==> flow/design.v <==
module simple_spi_wb_bridge_debug (
    input wire clk,
    input wire rst,
    input wire spi_sclk,
    input wire spi_mosi,
    input wire spi_cs_n,
    output reg [15:0] wb_adr_o,
    output reg [7:0] wb_dat_o,
    input wire [7:0] wb_dat_i,
    output reg wb_we_o,
    output reg wb_cyc_o,
    output reg wb_stb_o,
    input wire wb_ack_i,
    output wire uart_tx
);
    reg spi_cs_n_d1, spi_cs_n_d2;
    reg spi_sclk_d1, spi_sclk_d2;
    reg spi_mosi_d1, spi_mosi_d2;
    always @(posedge clk) begin
        spi_cs_n_d1 <= spi_cs_n;
        spi_cs_n_d2 <= spi_cs_n_d1;
        spi_sclk_d1 <= spi_sclk;
        spi_sclk_d2 <= spi_sclk_d1;
        spi_mosi_d1 <= spi_mosi;
        spi_mosi_d2 <= spi_mosi_d1;
    end
    wire spi_cs_active = !spi_cs_n_d2;
    wire spi_sclk_posedge = spi_sclk_d1 && !spi_sclk_d2;
    reg [2:0] bit_count;
    reg [7:0] byte_shift;
    reg [2:0] byte_count;   
    reg [7:0] cmd, addr_high, addr_low, data;
    reg [15:0] addr;   
    reg transaction_complete;
    always @(posedge clk or posedge rst) begin
        if (rst) begin
            bit_count <= 0;
            byte_shift <= 0;
            byte_count <= 0;
            cmd <= 0;
            addr_high <= 0;
            addr_low <= 0;
            addr <= 0;
            data <= 0;
            transaction_complete <= 0;
        end else begin
            transaction_complete <= 0;
            if (!spi_cs_active) begin
                bit_count <= 0;
                byte_count <= 0;
            end else if (spi_sclk_posedge) begin
                byte_shift <= {byte_shift[6:0], spi_mosi_d2};
                bit_count <= bit_count + 1;
                if (bit_count == 7) begin
                    bit_count <= 0;
                    case (byte_count)
                        3'd0: cmd <= {byte_shift[6:0], spi_mosi_d2};
                        3'd1: addr_high <= {byte_shift[6:0], spi_mosi_d2};
                        3'd2: addr_low <= {byte_shift[6:0], spi_mosi_d2};
                        3'd3: begin
                            data <= {byte_shift[6:0], spi_mosi_d2};
                            addr <= {addr_high, addr_low};   
                            transaction_complete <= 1;
                        end
                    endcase
                    byte_count <= byte_count + 1;
                end
            end
        end
    end
    localparam WB_IDLE = 2'd0;
    localparam WB_WAIT_ACK = 2'd1;
    localparam WB_DONE = 2'd2;
    reg [1:0] wb_state;
    reg [7:0] last_cmd, last_data;
    reg [15:0] last_addr;   
    reg wb_started;   
    always @(posedge clk or posedge rst) begin
        if (rst) begin
            wb_state <= WB_IDLE;
            wb_adr_o <= 0;
            wb_dat_o <= 0;
            wb_we_o <= 0;
            wb_cyc_o <= 0;
            wb_stb_o <= 0;
            last_cmd <= 0;
            last_addr <= 0;
            last_data <= 0;
            wb_started <= 0;
        end else begin
            case (wb_state)
                WB_IDLE: begin
                    wb_cyc_o <= 0;
                    wb_stb_o <= 0;
                    wb_started <= 0;
                    if (transaction_complete && cmd == 8'h01) begin
                        wb_adr_o <= addr;   
                        wb_dat_o <= data;
                        wb_we_o <= 1;
                        wb_cyc_o <= 1;
                        wb_stb_o <= 1;
                        wb_state <= WB_WAIT_ACK;
                        last_cmd <= cmd;
                        last_addr <= addr;   
                        last_data <= data;
                        wb_started <= 1;
                    end
                end
                WB_WAIT_ACK: begin
                    if (wb_ack_i) begin
                        wb_cyc_o <= 0;
                        wb_stb_o <= 0;
                        wb_state <= WB_DONE;
                    end
                end
                WB_DONE: begin
                    wb_state <= WB_IDLE;
                end
            endcase
        end
    end
    reg [26:0] uart_timer;
    reg uart_send_trigger;
    always @(posedge clk or posedge rst) begin
        if (rst) begin
            uart_timer <= 0;
            uart_send_trigger <= 0;
        end else begin
            uart_send_trigger <= 0;
            uart_timer <= uart_timer + 1;
            if (uart_timer == 27'd27_000_000) begin
                uart_timer <= 0;
                uart_send_trigger <= 1;
            end
        end
    end
    reg [7:0] uart_data;
    reg uart_send;
    wire uart_busy;
    uart_tx uart_inst (
        .clk(clk),
        .rst(rst),
        .data(uart_data),
        .send(uart_send),
        .tx(uart_tx),
        .busy(uart_busy)
    );
    reg [5:0] uart_state;   
    localparam UART_IDLE = 0;
    localparam UART_C = 1;
    localparam UART_C_COLON = 2;
    localparam UART_C_HI = 3;
    localparam UART_C_LO = 4;
    localparam UART_SPACE1 = 5;
    localparam UART_A = 6;
    localparam UART_A_COLON = 7;
    localparam UART_A_HH = 8;    
    localparam UART_A_HL = 9;    
    localparam UART_A_LH = 10;   
    localparam UART_A_LL = 11;   
    localparam UART_SPACE2 = 12;
    localparam UART_D = 13;
    localparam UART_D_COLON = 14;
    localparam UART_D_HI = 15;
    localparam UART_D_LO = 16;
    localparam UART_SPACE3 = 17;
    localparam UART_S = 18;
    localparam UART_S_COLON = 19;
    localparam UART_S_VAL = 20;
    localparam UART_NL = 21;
    function [7:0] hex_to_ascii;
        input [3:0] hex;
        begin
            hex_to_ascii = (hex < 10) ? (8'd48 + hex) : (8'd55 + hex);
        end
    endfunction
    always @(posedge clk or posedge rst) begin
        if (rst) begin
            uart_state <= UART_IDLE;
            uart_send <= 0;
            uart_data <= 0;
        end else begin
            uart_send <= 0;
            case (uart_state)
                UART_IDLE: if (uart_send_trigger) uart_state <= UART_C;
                UART_C: if (!uart_busy) begin
                    uart_data <= 8'd67; uart_send <= 1; uart_state <= UART_C_COLON;
                end
                UART_C_COLON: if (!uart_busy && !uart_send) begin
                    uart_data <= 8'd58; uart_send <= 1; uart_state <= UART_C_HI;
                end
                UART_C_HI: if (!uart_busy && !uart_send) begin
                    uart_data <= hex_to_ascii(last_cmd[7:4]); uart_send <= 1; uart_state <= UART_C_LO;
                end
                UART_C_LO: if (!uart_busy && !uart_send) begin
                    uart_data <= hex_to_ascii(last_cmd[3:0]); uart_send <= 1; uart_state <= UART_SPACE1;
                end
                UART_SPACE1: if (!uart_busy && !uart_send) begin
                    uart_data <= 8'd32; uart_send <= 1; uart_state <= UART_A;
                end
                UART_A: if (!uart_busy && !uart_send) begin
                    uart_data <= 8'd65; uart_send <= 1; uart_state <= UART_A_COLON;
                end
                UART_A_COLON: if (!uart_busy && !uart_send) begin
                    uart_data <= 8'd58; uart_send <= 1; uart_state <= UART_A_HH;
                end
                UART_A_HH: if (!uart_busy && !uart_send) begin
                    uart_data <= hex_to_ascii(last_addr[15:12]); uart_send <= 1; uart_state <= UART_A_HL;
                end
                UART_A_HL: if (!uart_busy && !uart_send) begin
                    uart_data <= hex_to_ascii(last_addr[11:8]); uart_send <= 1; uart_state <= UART_A_LH;
                end
                UART_A_LH: if (!uart_busy && !uart_send) begin
                    uart_data <= hex_to_ascii(last_addr[7:4]); uart_send <= 1; uart_state <= UART_A_LL;
                end
                UART_A_LL: if (!uart_busy && !uart_send) begin
                    uart_data <= hex_to_ascii(last_addr[3:0]); uart_send <= 1; uart_state <= UART_SPACE2;
                end
                UART_SPACE2: if (!uart_busy && !uart_send) begin
                    uart_data <= 8'd32; uart_send <= 1; uart_state <= UART_D;
                end
                UART_D: if (!uart_busy && !uart_send) begin
                    uart_data <= 8'd68; uart_send <= 1; uart_state <= UART_D_COLON;
                end
                UART_D_COLON: if (!uart_busy && !uart_send) begin
                    uart_data <= 8'd58; uart_send <= 1; uart_state <= UART_D_HI;
                end
                UART_D_HI: if (!uart_busy && !uart_send) begin
                    uart_data <= hex_to_ascii(last_data[7:4]); uart_send <= 1; uart_state <= UART_D_LO;
                end
                UART_D_LO: if (!uart_busy && !uart_send) begin
                    uart_data <= hex_to_ascii(last_data[3:0]); uart_send <= 1; uart_state <= UART_SPACE3;
                end
                UART_SPACE3: if (!uart_busy && !uart_send) begin
                    uart_data <= 8'd32; uart_send <= 1; uart_state <= UART_S;
                end
                UART_S: if (!uart_busy && !uart_send) begin
                    uart_data <= 8'd83; uart_send <= 1; uart_state <= UART_S_COLON;
                end
                UART_S_COLON: if (!uart_busy && !uart_send) begin
                    uart_data <= 8'd58; uart_send <= 1; uart_state <= UART_S_VAL;
                end
                UART_S_VAL: if (!uart_busy && !uart_send) begin
                    uart_data <= 8'd48 + wb_state; uart_send <= 1; uart_state <= UART_NL;
                end
                UART_NL: if (!uart_busy && !uart_send) begin
                    uart_data <= 8'd10; uart_send <= 1; uart_state <= UART_IDLE;
                end
                default: uart_state <= UART_IDLE;
            endcase
        end
    end
endmodule
module uart_tx (
    input wire clk,
    input wire rst,
    input wire [7:0] data,
    input wire send,
    output reg tx,
    output reg busy
);
    parameter CLKS_PER_BIT = 234;
    reg [15:0] clk_count;
    reg [3:0] bit_index;
    reg [9:0] shifter;
    always @(posedge clk or posedge rst) begin
        if (rst) begin
            tx <= 1'b1;
            busy <= 0;
            clk_count <= 0;
            bit_index <= 0;
            shifter <= 10'b1111111111;
        end else begin
            if (send && !busy) begin
                shifter <= {1'b1, data, 1'b0};
                busy <= 1;
                clk_count <= 0;
                bit_index <= 0;
            end else if (busy) begin
                if (clk_count < CLKS_PER_BIT - 1) begin
                    clk_count <= clk_count + 1;
                end else begin
                    clk_count <= 0;
                    tx <= shifter[0];
                    shifter <= {1'b1, shifter[9:1]};
                    bit_index <= bit_index + 1;
                    if (bit_index == 9) begin
                        busy <= 0;
                    end
                end
            end
        end
    end
endmodule
# ---- Tool chain data of simple_spi_wb_bridge_debug
# The steps from the RTL of simple_spi_wb_bridge_debug to its reports follow in flow order.
# Lines are those of the file above, counted from 1.
# Library cell names are shortened.
# The mark - stands for no value.
dict set report setup {
  top {simple_spi_wb_bridge_debug}
  clock_port {clk}
  library {sky130hd}
  pvt_corner {tt_025C_1v80}
}

# ---- Elaborated design
# Counts by Yosys on the flattened word-level netlist (proc, flatten, opt, wreduce; memories kept). Register bits leave out memories and registers merged into their read ports (data or address). Print and check cells are left out. Cells with the same type and inputs are merged into one.
dict set report word_totals {
  output_inout_bits 28
  register_bits 179
  input_bits 14
  word_cells 236
}
dict set report op_classes {
  n_eq 57
  reduce_and_logical 32
  muxes 82
  n_addsub 22
  logic 3
  cmp 9
}
# operator count
set op_table {}
lappend op_table {{6-bit parallel mux with 22-bit select} 1}
lappend op_table {{6-bit 2-to-1 mux} 22}
lappend op_table {{8-bit parallel mux with 16-bit select} 1}
lappend op_table {{8-bit 2-to-1 mux} 16}
lappend op_table {{6-bit by 4-bit adder with 7-bit output with constant A} 16}
lappend op_table {{7-bit 2-to-1 mux} 8}
lappend op_table {{2-bit != test with constant B} 24}
lappend op_table {{6-bit by 4-bit equality test with 1-bit output with constant B} 8}
lappend op_table {{16-bit 2-to-1 mux} 3}
lappend op_table {{6-bit by 5-bit equality test with 1-bit output with constant B} 6}
lappend op_table {{4-bit < comparator with constant B} 8}
lappend op_table {{10-bit 2-to-1 mux} 3}
lappend op_table {{27-bit by 1-bit adder with 27-bit output with constant B} 1}
lappend op_table {{27-bit by 25-bit equality test with 1-bit output with constant B} 1}
lappend op_table {{27-bit 2-to-1 mux} 1}
lappend op_table {{6-bit by 3-bit equality test with 1-bit output with constant B} 4}
lappend op_table {{22-bit AND reduction} 1}
lappend op_table {{21-bit nonzero test} 1}
lappend op_table {{20-bit OR reduction} 1}
lappend op_table {{3-bit 2-to-1 mux} 6}
lappend op_table {{17-bit AND reduction} 1}
lappend op_table {{16-bit by 1-bit adder with 16-bit output with constant B} 1}
lappend op_table {{16-bit by 8-bit < comparator with 1-bit output with constant B} 1}
lappend op_table {{4-bit AND reduction} 4}
lappend op_table {{1-bit 2-to-1 mux} 13}
lappend op_table {{6-bit by 2-bit equality test with 1-bit output with constant B} 2}
lappend op_table {{4-bit 2-to-1 mux} 3}
lappend op_table {{2-bit AND reduction} 5}
# Not listed: further kinds 26, cells in them 43.

# ---- Logic depth
# Depth = most cells in a row (Yosys ltp): at word level without a register or memory, in the mapped netlist without a sequential cell, where the memories' decode and read muxes count.
dict set report logic_depth {
  ltp_word 5
  abc_area 0
  depth_mapped 8
  depth_no_buf 7
}

# ---- After synthesis
# Yosys stat after the flow's synthesis: flattened, memories mapped to cells. It holds for the ABC_AREA given above (unset counts as 0); a run with the other value may have another netlist.
dict set report mapped {
  seqArea_um2 4839.6
  flip_flops 194
  n_buf 33
  area_um2 8978.6
  mapped_cells 803
}
# cell count area_total_um2
set types {}
lappend types {dfrtp_1 176 4.4E+03}
lappend types {mux2_2 81 912.125}
lappend types {nand2_1 110 412.896}
lappend types {dfstp_2 12 315.302}
lappend types {ha_1 21 262.752}
lappend types {xnor2_1 21 183.926}
lappend types {o21ai_0 32 160.154}
lappend types {nand3_1 30 150.144}
lappend types {inv_1 38 142.637}
lappend types {nor2_1 35 131.376}
lappend types {dfxtp_1 6 120.115}
lappend types {a21oi_1 21 105.101}
lappend types {xor2_1 12 105.101}
lappend types {and2_1 12 75.072}
lappend types {and4b_1 7 70.067}
lappend types {buf_2 14 70.067}
lappend types {mux2i_1 7 70.067}
lappend types {nor2b_1 11 68.816}
# Not listed: further types 45, cells in them 157.
# By module: a second synthesis without flattening, with its own total; a netlist apart from the flattened one above.
dict set report hier_totals {
  hier_cells 763
  hier_area_um2 8843.5
}
# Each row is one instance without its submodules.
# mod instances mod_seq_area_um2 n_cells mod_area_um2
set by_module {}
lappend by_module {simple_spi_wb_bridge_debug 1 4051.4 636 7408.4}
lappend by_module {uart_tx 1 788.3 127 1435.1}

# ---- Path before layout
# OpenSTA on the mapped netlist: ideal clock, no wires. The path of least setup slack (recovery checks aside). Input and output delay are each 20% of the period. Register names are those of the netlist, which keeps one name where synthesis merged equal registers.
dict set report synth_path {
  kind {register to register}
  from {register (name not given)}
  to {register uart_data[6]}
  t_arrival_ns 1.882
  t_first_pin_ns 0.000
  required_ns 1.885
  driving_pins 7
  delay_ns 2.007
  path_slack_ns 0.003
  setup_ns 0.125
  tclk_ns 2.01
  n_path_buf 1
  synth_period_reached_ns 2.007
}
# "delay_ns" = arrival - input delay + setup time.
# "driving_pins": output pins that drive a net of the path, with the launching flip-flop's if there is one; two outputs of one cell count as two.
# "synth_period_reached_ns" = period - worst setup slack (recovery checks aside). The figure is calculated, with input and output delays left at 20% of the set period.
# At most two assigning lines are given for a register; there are more.
dict set report synth_between {
  path_cell_list {dfrtp_1 buf_6 nor4_4 nand4_2 nor4_4 mux2_4 mux2_4}
}
# item line
set synth_lines {}
lappend synth_lines {{end, assigned} 181} ;# uart_data <= 0;
lappend synth_lines {{end, assigned} 187} ;# uart_data <= 8'd67; uart_send <= 1; uart_state <= UART_C_COLON;
lappend synth_lines {{end, declared} 137} ;# reg [7:0] uart_data;
# Chain of elaborated cells between the ends: none given.

# ---- Path in the finished layout
# Path of least setup slack in the final report of flow run 1 (OpenROAD, finished layout, wires in). Where an end is a register, its clock arrival counts in the times.
dict set report layout_path {
  kind {register to register}
  from {register cmd[3]}
  to {register wb_adr_o[7]}
  path_slack_ns 0.73
  driving_pins 7
  t_arrival_ns 2.51
  setup_ns 0.11
  t_first_pin_ns 0.43
  tclk_ns 2.93
  required_ns 3.24
  n_path_buf 1
}
# Between the ends stands the longest chain of elaborated cells between them, by number of cells; it is not shown to be the way that was timed. Of several equally long chains one is given.
# A line is the first line of the expression or statement that the cell stems from. Yosys adds cells for indexed reads and writes and turns some case tables into memories.
dict set report layout_between {
  path_cell_list {dfrtp_1 nor4_1 nand3b_1 nor4b_4 nand2_2 buf_4 mux2_2}
  elab_chain_len 3
  cells_between 3
  lines_between 1
  classes_between {1 x eq/ne; 2 x reduce/logical}
}
# item line
set layout_lines {}
lappend layout_lines {{start, declared} 32} ;# reg [7:0] cmd, addr_high, addr_low, data;
lappend layout_lines {{start, assigned} 40} ;# cmd <= 0;
lappend layout_lines {{start, assigned} 57} ;# 3'd0: cmd <= {byte_shift[6:0], spi_mosi_d2};
lappend layout_lines {{8-bit by 1-bit equality test with 1-bit output} 96} ;# if (transaction_complete && cmd == 8'h01) begin
lappend layout_lines {{1-bit logical AND} 96}
lappend layout_lines {{2-bit AND reduction} -}
lappend layout_lines {{end, assigned} 81} ;# wb_adr_o <= 0;
lappend layout_lines {{end, assigned} 97} ;# wb_adr_o <= addr;
lappend layout_lines {{end, declared} 7} ;# output reg [15:0] wb_adr_o,

Appendix: measured runs

simple_spi_wb_bridge_debug through Yosys and OpenROAD on sky130hd: 2 stored runs, unordered, with their settings and measured results. The constraints put input and output delay at 20% of the set period each and load the outputs with 0.01 pF.
"timing.worst_path_ns": the worst setup path's part of the clock period (all of it between registers, 20% less for each end at a port) less its slack. A launch clock that arrives late makes it longer, a capture clock that arrives late makes it shorter.
"power_mw" rests on the timing tool's default activity at the inputs, not on a simulated workload.

[flow] flow run 1: files
==> flow/run.sh <==
#!/bin/bash
# the make line also repeats the synthesis and layout settings of config.mk as NAME=value (left out here)
make -C /OpenROAD-flow-scripts/flow DESIGN_CONFIG=/design/flow/config.mk WORK_HOME=/design/flow/orfs CLKGATE_MAP_FILE= finish
==> flow/config.mk <==
export PLATFORM = sky130hd
export DESIGN_NAME = simple_spi_wb_bridge_debug
export DESIGN_NICKNAME = simple_spi_wb_bridge_debug
export VERILOG_FILES = /design/flow/design.v
export SDC_FILE = /design/flow/constraint.sdc
export NUM_CORES = 4
export LEC_CHECK = 0
export CAP_MARGIN = 0
export CELL_PAD_IN_SITES_GLOBAL_PLACEMENT = 1
export CORE_ASPECT_RATIO = 0.88
export CORE_MARGIN = 2
export CORE_UTILIZATION = 57
export CTS_CLUSTER_SIZE = 10
export GPL_ROUTABILITY_DRIVEN = 0
export HOLD_SLACK_MARGIN = 0.05
export MAX_ROUTING_LAYER = met4
export PLACE_DENSITY_LB_ADDON = 0.04
export SETUP_SLACK_MARGIN = -0.25
export SLEW_MARGIN = 20
==> flow/constraint.sdc <==
create_clock -name core_clock -period 2.93 [get_ports {clk}]
set_input_delay 0.5860 -clock core_clock [delete_from_list [all_inputs] [get_ports {clk}]]
set_output_delay 0.5860 -clock core_clock [all_outputs]
set_load 0.01 [all_outputs]

[flow] flow run 1: metrics
[metrics] synthesis_area_um2 = 8978.6
[metrics] total_die_area_um2 = 16773.9
[metrics] final_cell_area_um2 = 10088.4
[metrics] worstSetupSlack_ns = 0.734
[metrics] power_mw = 5.340
[metrics] timing.worst_path_ns = 2.20
[metrics] worstPathKind = register to register

[flow] flow run 2: files
==> flow/run.sh <==
#!/bin/bash
# the make line also repeats the synthesis and layout settings of config.mk as NAME=value (left out here)
make -C /OpenROAD-flow-scripts/flow DESIGN_CONFIG=/design/flow/config.mk WORK_HOME=/design/flow/orfs CLKGATE_MAP_FILE= finish
==> flow/config.mk <==
export PLATFORM = sky130hd
export DESIGN_NAME = simple_spi_wb_bridge_debug
export DESIGN_NICKNAME = simple_spi_wb_bridge_debug
export VERILOG_FILES = /design/flow/design.v
export SDC_FILE = /design/flow/constraint.sdc
export NUM_CORES = 4
export LEC_CHECK = 0
export CAP_MARGIN = 0
export CORE_ASPECT_RATIO = 0.86
export CORE_MARGIN = 2
export CORE_UTILIZATION = 52
export CTS_CLUSTER_SIZE = 34
export GPL_ROUTABILITY_DRIVEN = 1
export GPL_TIMING_DRIVEN = 1
export MAX_ROUTING_LAYER = met4
export MIN_ROUTING_LAYER = met1
export PLACE_DENSITY_LB_ADDON = 0.25
export SETUP_SLACK_MARGIN = 0.2
export SLEW_MARGIN = 20
==> flow/constraint.sdc <==
create_clock -name core_clock -period 3.31 [get_ports {clk}]
set_input_delay 0.6620 -clock core_clock [delete_from_list [all_inputs] [get_ports {clk}]]
set_output_delay 0.6620 -clock core_clock [all_outputs]
set_load 0.01 [all_outputs]

[flow] flow run 2: metrics
[metrics] synthesis_area_um2 = 8978.6
[metrics] total_die_area_um2 = 18336.4
[metrics] final_cell_area_um2 = 10080.9
[metrics] worstSetupSlack_ns = 0.845
[metrics] power_mw = 4.651
[metrics] timing.worst_path_ns = 2.46
[metrics] worstPathKind = register to register
