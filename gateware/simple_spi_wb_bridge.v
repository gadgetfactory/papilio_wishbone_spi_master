==> flow/design.v <==
module simple_spi_wb_bridge (
    input wire clk,
    input wire rst,
    input wire spi_sclk,
    input wire spi_mosi,
    output wire spi_miso,
    input wire spi_cs_n,
    output reg [15:0] wb_adr_o,
    output reg [7:0] wb_dat_o,
    input wire [7:0] wb_dat_i,
    output reg wb_we_o,
    output reg wb_cyc_o,
    output reg wb_stb_o,
    input wire wb_ack_i
);
    reg spi_cs_n_d1, spi_cs_n_d2, spi_cs_n_d3;
    reg spi_sclk_d1, spi_sclk_d2, spi_sclk_d3;
    reg spi_mosi_d1, spi_mosi_d2;
    always @(posedge clk) begin
        spi_cs_n_d1 <= spi_cs_n;
        spi_cs_n_d2 <= spi_cs_n_d1;
        spi_cs_n_d3 <= spi_cs_n_d2;
        spi_sclk_d1 <= spi_sclk;
        spi_sclk_d2 <= spi_sclk_d1;
        spi_sclk_d3 <= spi_sclk_d2;
        spi_mosi_d1 <= spi_mosi;
        spi_mosi_d2 <= spi_mosi_d1;
    end
    wire spi_cs_active = !spi_cs_n_d2;
    wire spi_sclk_posedge = spi_sclk_d2 && !spi_sclk_d3;
    wire spi_sclk_negedge = !spi_sclk_d2 && spi_sclk_d3;
    reg [2:0] bit_count;
    reg [7:0] byte_shift;
    reg [2:0] byte_count;
    reg [7:0] cmd;
    reg [7:0] addr_high;
    reg [7:0] addr_low;
    reg [15:0] addr;
    reg [7:0] data_in;
    reg transaction_complete;
    reg is_read;
    reg start_read;
    reg [7:0] tx_shift;
    reg [7:0] read_data;
    reg read_data_valid;
    reg tx_active;
    assign spi_miso = tx_shift[7];
    localparam WB_IDLE = 2'd0;
    localparam WB_WAIT_ACK = 2'd1;
    localparam WB_DONE = 2'd2;
    reg [1:0] wb_state;
    always @(posedge clk or posedge rst) begin
        if (rst) begin
            bit_count <= 0;
            byte_shift <= 0;
            byte_count <= 0;
            cmd <= 0;
            addr_high <= 0;
            addr_low <= 0;
            addr <= 0;
            data_in <= 0;
            transaction_complete <= 0;
            is_read <= 0;
            start_read <= 0;
        end else begin
            transaction_complete <= 0;
            start_read <= 0;
            if (!spi_cs_active) begin
                bit_count <= 0;
                byte_count <= 0;
                is_read <= 0;
            end else if (spi_sclk_posedge) begin
                byte_shift <= {byte_shift[6:0], spi_mosi_d2};
                bit_count <= bit_count + 1;
                if (bit_count == 3'd7) begin
                    bit_count <= 0;
                    case (byte_count)
                        3'd0: begin
                            cmd <= {byte_shift[6:0], spi_mosi_d2};
                            is_read <= ({byte_shift[6:0], spi_mosi_d2} == 8'h00);
                        end
                        3'd1: addr_high <= {byte_shift[6:0], spi_mosi_d2};
                        3'd2: begin
                            addr_low <= {byte_shift[6:0], spi_mosi_d2};
                            addr <= {addr_high, {byte_shift[6:0], spi_mosi_d2}};
                            if (is_read) begin
                                start_read <= 1;
                            end
                        end
                        3'd3: begin
                            data_in <= {byte_shift[6:0], spi_mosi_d2};
                            if (!is_read) begin
                                transaction_complete <= 1;
                            end
                        end
                    endcase
                    if (byte_count < 3'd7)
                        byte_count <= byte_count + 1;
                end
            end
        end
    end
    reg [2:0] tx_bit_count;
    reg tx_data_loaded;
    reg first_bit_sent;   
    always @(posedge clk or posedge rst) begin
        if (rst) begin
            tx_shift <= 8'hFF;
            tx_active <= 0;
            tx_bit_count <= 0;
            tx_data_loaded <= 0;
            first_bit_sent <= 0;
        end else begin
            if (!spi_cs_active) begin
                tx_shift <= 8'hFF;
                tx_active <= 0;
                tx_bit_count <= 0;
                tx_data_loaded <= 0;
                first_bit_sent <= 0;
            end else begin
                if (read_data_valid && !tx_data_loaded) begin
                    tx_shift <= read_data;
                    tx_active <= 1;
                    tx_bit_count <= 0;
                    tx_data_loaded <= 1;
                    first_bit_sent <= 0;   
                end else if (spi_sclk_posedge && tx_active && !first_bit_sent) begin
                    first_bit_sent <= 1;
                end else if (spi_sclk_negedge && tx_active && first_bit_sent && tx_bit_count < 3'd7) begin
                    tx_shift <= {tx_shift[6:0], 1'b1};
                    tx_bit_count <= tx_bit_count + 1;
                end
            end
        end
    end
    always @(posedge clk or posedge rst) begin
        if (rst) begin
            wb_state <= WB_IDLE;
            wb_adr_o <= 0;
            wb_dat_o <= 0;
            wb_we_o <= 0;
            wb_cyc_o <= 0;
            wb_stb_o <= 0;
            read_data <= 8'hFF;
            read_data_valid <= 0;
        end else begin
            case (wb_state)
                WB_IDLE: begin
                    wb_cyc_o <= 0;
                    wb_stb_o <= 0;
                    if (!spi_cs_active) begin
                        read_data_valid <= 0;
                    end
                    if (start_read) begin
                        wb_adr_o <= addr;
                        wb_we_o <= 0;
                        wb_cyc_o <= 1;
                        wb_stb_o <= 1;
                        wb_state <= WB_WAIT_ACK;
                        read_data_valid <= 0;
                    end
                    else if (transaction_complete && cmd == 8'h01) begin
                        wb_adr_o <= addr;
                        wb_dat_o <= data_in;
                        wb_we_o <= 1;
                        wb_cyc_o <= 1;
                        wb_stb_o <= 1;
                        wb_state <= WB_WAIT_ACK;
                    end
                end
                WB_WAIT_ACK: begin
                    if (wb_ack_i) begin
                        if (!wb_we_o) begin
                            read_data <= wb_dat_i;
                            read_data_valid <= 1;
                        end
                        wb_cyc_o <= 0;
                        wb_stb_o <= 0;
                        wb_state <= WB_DONE;
                    end
                end
                WB_DONE: begin
                    wb_state <= WB_IDLE;
                end
                default: wb_state <= WB_IDLE;
            endcase
        end
    end
endmodule
* Step by step through the tools: simple_spi_wb_bridge *
Tool output for the design above, in the order of the flow.
Lines are those of the file above, counted from 1.
Cell names lack the library's common part.
Not given: --

set-up
  top = simple_spi_wb_bridge
  clock port = clk
  library = sky130hd
  corner = tt_025C_1v80

* After elaboration *
Yosys after proc, flatten, opt, wreduce and memory -nomap, before mapping. Memory bits, and registers merged into a memory's read port (data or address), are not among the register bits. Print and check cells are not counted. Equal cells are merged and count once.

word-level totals
  register bits = 113
  bits of input ports = 14
  output and inout port bits = 28
  cells after elaboration = 137

cells by class
  $add $sub $neg = 3
  magnitude comparators = 2
  equal/unequal tests = 11
  multiplexer cells = 51
  bitwise operators = 3
  reduce/logical cells = 39

operators with widths
  operator                                                        count
  3-bit two-way mux                                               11
  16-bit two-way mux                                              2
  8-bit two-way mux                                               4
  1-bit two-way mux                                               28
  4-bit AND reduction                                             5
  2-bit nonzero test                                              7
  3-bit AND reduction                                             4
  2-bit AND reduction                                             5
  1-bit logical AND                                               9
  3-bit by 1-bit adder with 3-bit output with constant B          3
  3-bit inequality test with constant B                           3
  8-bit by 1-bit equality test with 1-bit output with constant B  1
  8-bit logical NOT                                               1
  3-bit by 2-bit equality test with 1-bit output with constant B  2
  3-bit < comparator with constant B                              2
  3-bit nonzero test                                              2
  2-bit two-way mux                                               3
  1-bit logical NOT                                               4
  2-bit inequality test with constant B                           2
  2-bit case mux with 2-bit select                                1
  1-bit case mux with 2-bit select                                2
  1-bit inverter                                                  3
  3-bit by 1-bit equality test with 1-bit output with constant B  1
  3-bit equality test with constant B                             1
  3-bit logical NOT                                               1
  2-bit by 1-bit equality test with 1-bit output with constant B  1
  2-bit logical NOT                                               1

* Depth *
Longest topological path by Yosys (ltp), each cell counted once; first at word level (registers and memories cut), then after technology mapping (sequential cells cut; the memories' decode and read muxes count).

depth
  depth in word-level cells = 9
  ABC_AREA = 0
  mapped depth = 7

* Mapped cells and area *
The flow's flattened synthesis, as Yosys stat reports it; memories are mapped. The netlist is that of the ABC_AREA named above (0 if unset); the other value can give another one.
The area totals of this step are shown rounded.

cells by type
  cell type  count  total area (um^2)
  dfrtp_1    90     2252.16
  mux2_2     55     619.344
  dfstp_2    17     446.678
  dfxtp_1    7      140.134
  a221oi_1   15     131.376
  or4_1      17     127.622
  nand2_1    33     123.869
  mux2_4     8      120.115
  nand3_1    23     115.11
  clkbuf_1   29     108.854
  and3_1     17     106.352
  nor2b_1    17     106.352
  o21ai_0    21     105.101
  ha_1       8      100.096
  a2111oi_0  7      61.309
  a41oi_1    7      61.309
  nand2b_1   7      43.792
  nor2_1     11     41.29

Other cell types: 29; their cells: 55.

synthesis totals
  cells in the netlist = 444
  synthesis area = 5200 um^2
  mapped flip-flops = 114

* Path before layout *
OpenSTA on the mapped netlist: ideal clock, no wires. The path of least setup slack (recovery checks aside). Input and output delay are each 20% of the period. Register names are those of the netlist, which keeps one name where synthesis merged equal registers.

path after synthesis
  kind = register to register
  start point = register bit_count[0]
  end point = register addr[0]
  clock period = 2.33 ns
  arrival = 1.966 ns
  data required time = 2.205 ns
  slack = 0.239 ns
  path delay = 2.091 ns
  stages = 8
  path buffers = 2
  synthesis period reached = 2.091 ns

"path delay" is the arrival time less input delay plus setup time.
"stages": output pins that drive a net of the path, with the launching flip-flop's if there is one; two outputs of one cell count as two.
"synthesis period reached" = period - worst setup slack (recovery checks aside). The figure is calculated, with input and output delays left at 20% of the set period.
The rows between start and end are the longest chain of elaborated cells between them; the timing report does not say that the signal goes this way. Where chains are equally long, one stands for them.
Each line given opens the expression or statement behind the cell; cells for indexed reads and writes are added by Yosys, which also makes memories of some case tables.
At most two assigning lines are given for a register; there are more.

on the way, after synthesis
  path through = dfrtp_1 -> ha_1 -> ha_1 -> nor4bb_1 -> clkbuf_1 -> nand3_1 -> clkbuf_1 -> mux2_2
  length of the longest elaborated chain = 2
  elaborated cells on any way between the ends = 2
  source lines of those cells = 1
  classes of those cells = eq/ne (1); reduce/logical (1)

ends and longest elaborated chain, after synthesis
  what                 line  text
  start: declaration   32    reg [2:0] bit_count;
  start: assignment    54    bit_count <= 0;
  start: assignment    74    bit_count <= bit_count + 1;
  3-bit equality test  75    if (bit_count == 3'd7) begin
  4-bit AND reduction  --
  end: assignment      60    addr <= 0;
  end: assignment      85    addr <= {addr_high, {byte_shift[6:0], spi_mosi_d2}};
  end: declaration     38    reg [15:0] addr;

* Worst path after layout *
From the final timing report of record 1: the path of least setup slack in the routed layout; clock arrival at registers is part of the times.

path post-layout
  kind = register to register
  start point = register cmd[7]
  end point = register wb_dat_o[0]
  clock period = 1.8 ns
  arrival = 2.20 ns
  data required time = 2.09 ns
  slack = -0.11 ns
  stages = 4
  path buffers = 0

The rows between start and end are the longest chain of elaborated cells between them; the timing report does not say that the signal goes this way. Where chains are equally long, one stands for them.

on the way, post-layout
  path through = dfrtp_1 -> or4_4 -> or4_4 -> mux2_4
  length of the longest elaborated chain = 3
  elaborated cells on any way between the ends = 3
  source lines of those cells = 1
  classes of those cells = eq/ne (1); reduce/logical (2)

ends and longest elaborated chain, post-layout
  what                                            line  text
  start: declaration                              35    reg [7:0] cmd;
  start: assignment                               57    cmd <= 0;
  start: assignment                               79    cmd <= {byte_shift[6:0], spi_mosi_d2};
  8-bit by 1-bit equality test with 1-bit output  162   else if (transaction_complete && cmd == 8'h01) begin
  1-bit logical AND                               162
  3-bit AND reduction                             --
  end: assignment                                 140   wb_dat_o <= 0;
  end: assignment                                 164   wb_dat_o <= data_in;
  end: declaration                                9     output reg [7:0] wb_dat_o,

Ticket comment

Settings and measured results of 2 stored flow runs for module simple_spi_wb_bridge (sky130hd), not sorted in any way. The constraints put input and output delay at 20% of the set period each and load the outputs with 0.01 pF.
By "achieved clock period" is meant the clock period of the run minus its worst setup slack. This is arithmetic on one report: input and output delays are still those of the set period (20% each).
"worst setup path time" is the time allowed to the run's worst setup path (the clock period less input and output delay, where it has them) less its slack. Clock arrival times count: a late capture clock shortens it, a late launch clock lengthens it.
"power" is the tool's figure for a default switching activity; nothing was simulated.
Results are given in rounded form.

Record 1
==> flow/run.sh <==
#!/bin/bash
# the make line also repeats the synthesis and layout settings of config.mk as NAME=value (left out here)
make -C /OpenROAD-flow-scripts/flow DESIGN_CONFIG=/design/flow/config.mk WORK_HOME=/design/flow/orfs CLKGATE_MAP_FILE= finish
==> flow/config.mk <==
export PLATFORM = sky130hd
export DESIGN_NAME = simple_spi_wb_bridge
export DESIGN_NICKNAME = simple_spi_wb_bridge
export VERILOG_FILES = /design/flow/design.v
export SDC_FILE = /design/flow/constraint.sdc
export NUM_CORES = 4
export LEC_CHECK = 0
export CAP_MARGIN = 20
export CELL_PAD_IN_SITES_DETAIL_PLACEMENT = 0
export CELL_PAD_IN_SITES_GLOBAL_PLACEMENT = 3
export CORE_ASPECT_RATIO = 0.62
export CORE_MARGIN = 5
export CORE_UTILIZATION = 36
export GPL_ROUTABILITY_DRIVEN = 1
export PLACE_DENSITY_LB_ADDON = 0.04
export SETUP_SLACK_MARGIN = 0.05
export SLEW_MARGIN = 30
==> flow/constraint.sdc <==
create_clock -name core_clock -period 1.8 [get_ports {clk}]
set_input_delay 0.3600 -clock core_clock [delete_from_list [all_inputs] [get_ports {clk}]]
set_output_delay 0.3600 -clock core_clock [all_outputs]
set_load 0.01 [all_outputs]

==> results of record 1 <==
chip area after synthesis (Yosys): 5200 um^2
die area: 17000 um^2
standard-cell area of the final layout: 6800 um^2
utilization: 48 %
worst setup slack after layout: -0.11 ns
total negative slack: -0.85 ns
power: 6.4 mW
achieved clock period: 1.906 ns
worst setup path time: 1.91 ns
worst setup path kind: register to register

Record 2
==> flow/run.sh <==
#!/bin/bash
# the make line also repeats the synthesis and layout settings of config.mk as NAME=value (left out here)
make -C /OpenROAD-flow-scripts/flow DESIGN_CONFIG=/design/flow/config.mk WORK_HOME=/design/flow/orfs CLKGATE_MAP_FILE= finish
==> flow/config.mk <==
export PLATFORM = sky130hd
export DESIGN_NAME = simple_spi_wb_bridge
export DESIGN_NICKNAME = simple_spi_wb_bridge
export VERILOG_FILES = /design/flow/design.v
export SDC_FILE = /design/flow/constraint.sdc
export NUM_CORES = 4
export LEC_CHECK = 0
export CAP_MARGIN = 20
export CORE_MARGIN = 2
export CORE_UTILIZATION = 40
export SLEW_MARGIN = 20
==> flow/constraint.sdc <==
create_clock -name core_clock -period 2.51 [get_ports {clk}]
set_input_delay 0.5020 -clock core_clock [delete_from_list [all_inputs] [get_ports {clk}]]
set_output_delay 0.5020 -clock core_clock [all_outputs]
set_load 0.01 [all_outputs]

==> results of record 2 <==
chip area after synthesis (Yosys): 5200 um^2
die area: 14000 um^2
standard-cell area of the final layout: 6400 um^2
utilization: 51 %
worst setup slack after layout: 0.49 ns
total negative slack: 0.000 ns
power: 4.6 mW
achieved clock period: 2.025 ns
worst setup path time: 2.02 ns
worst setup path kind: register to register
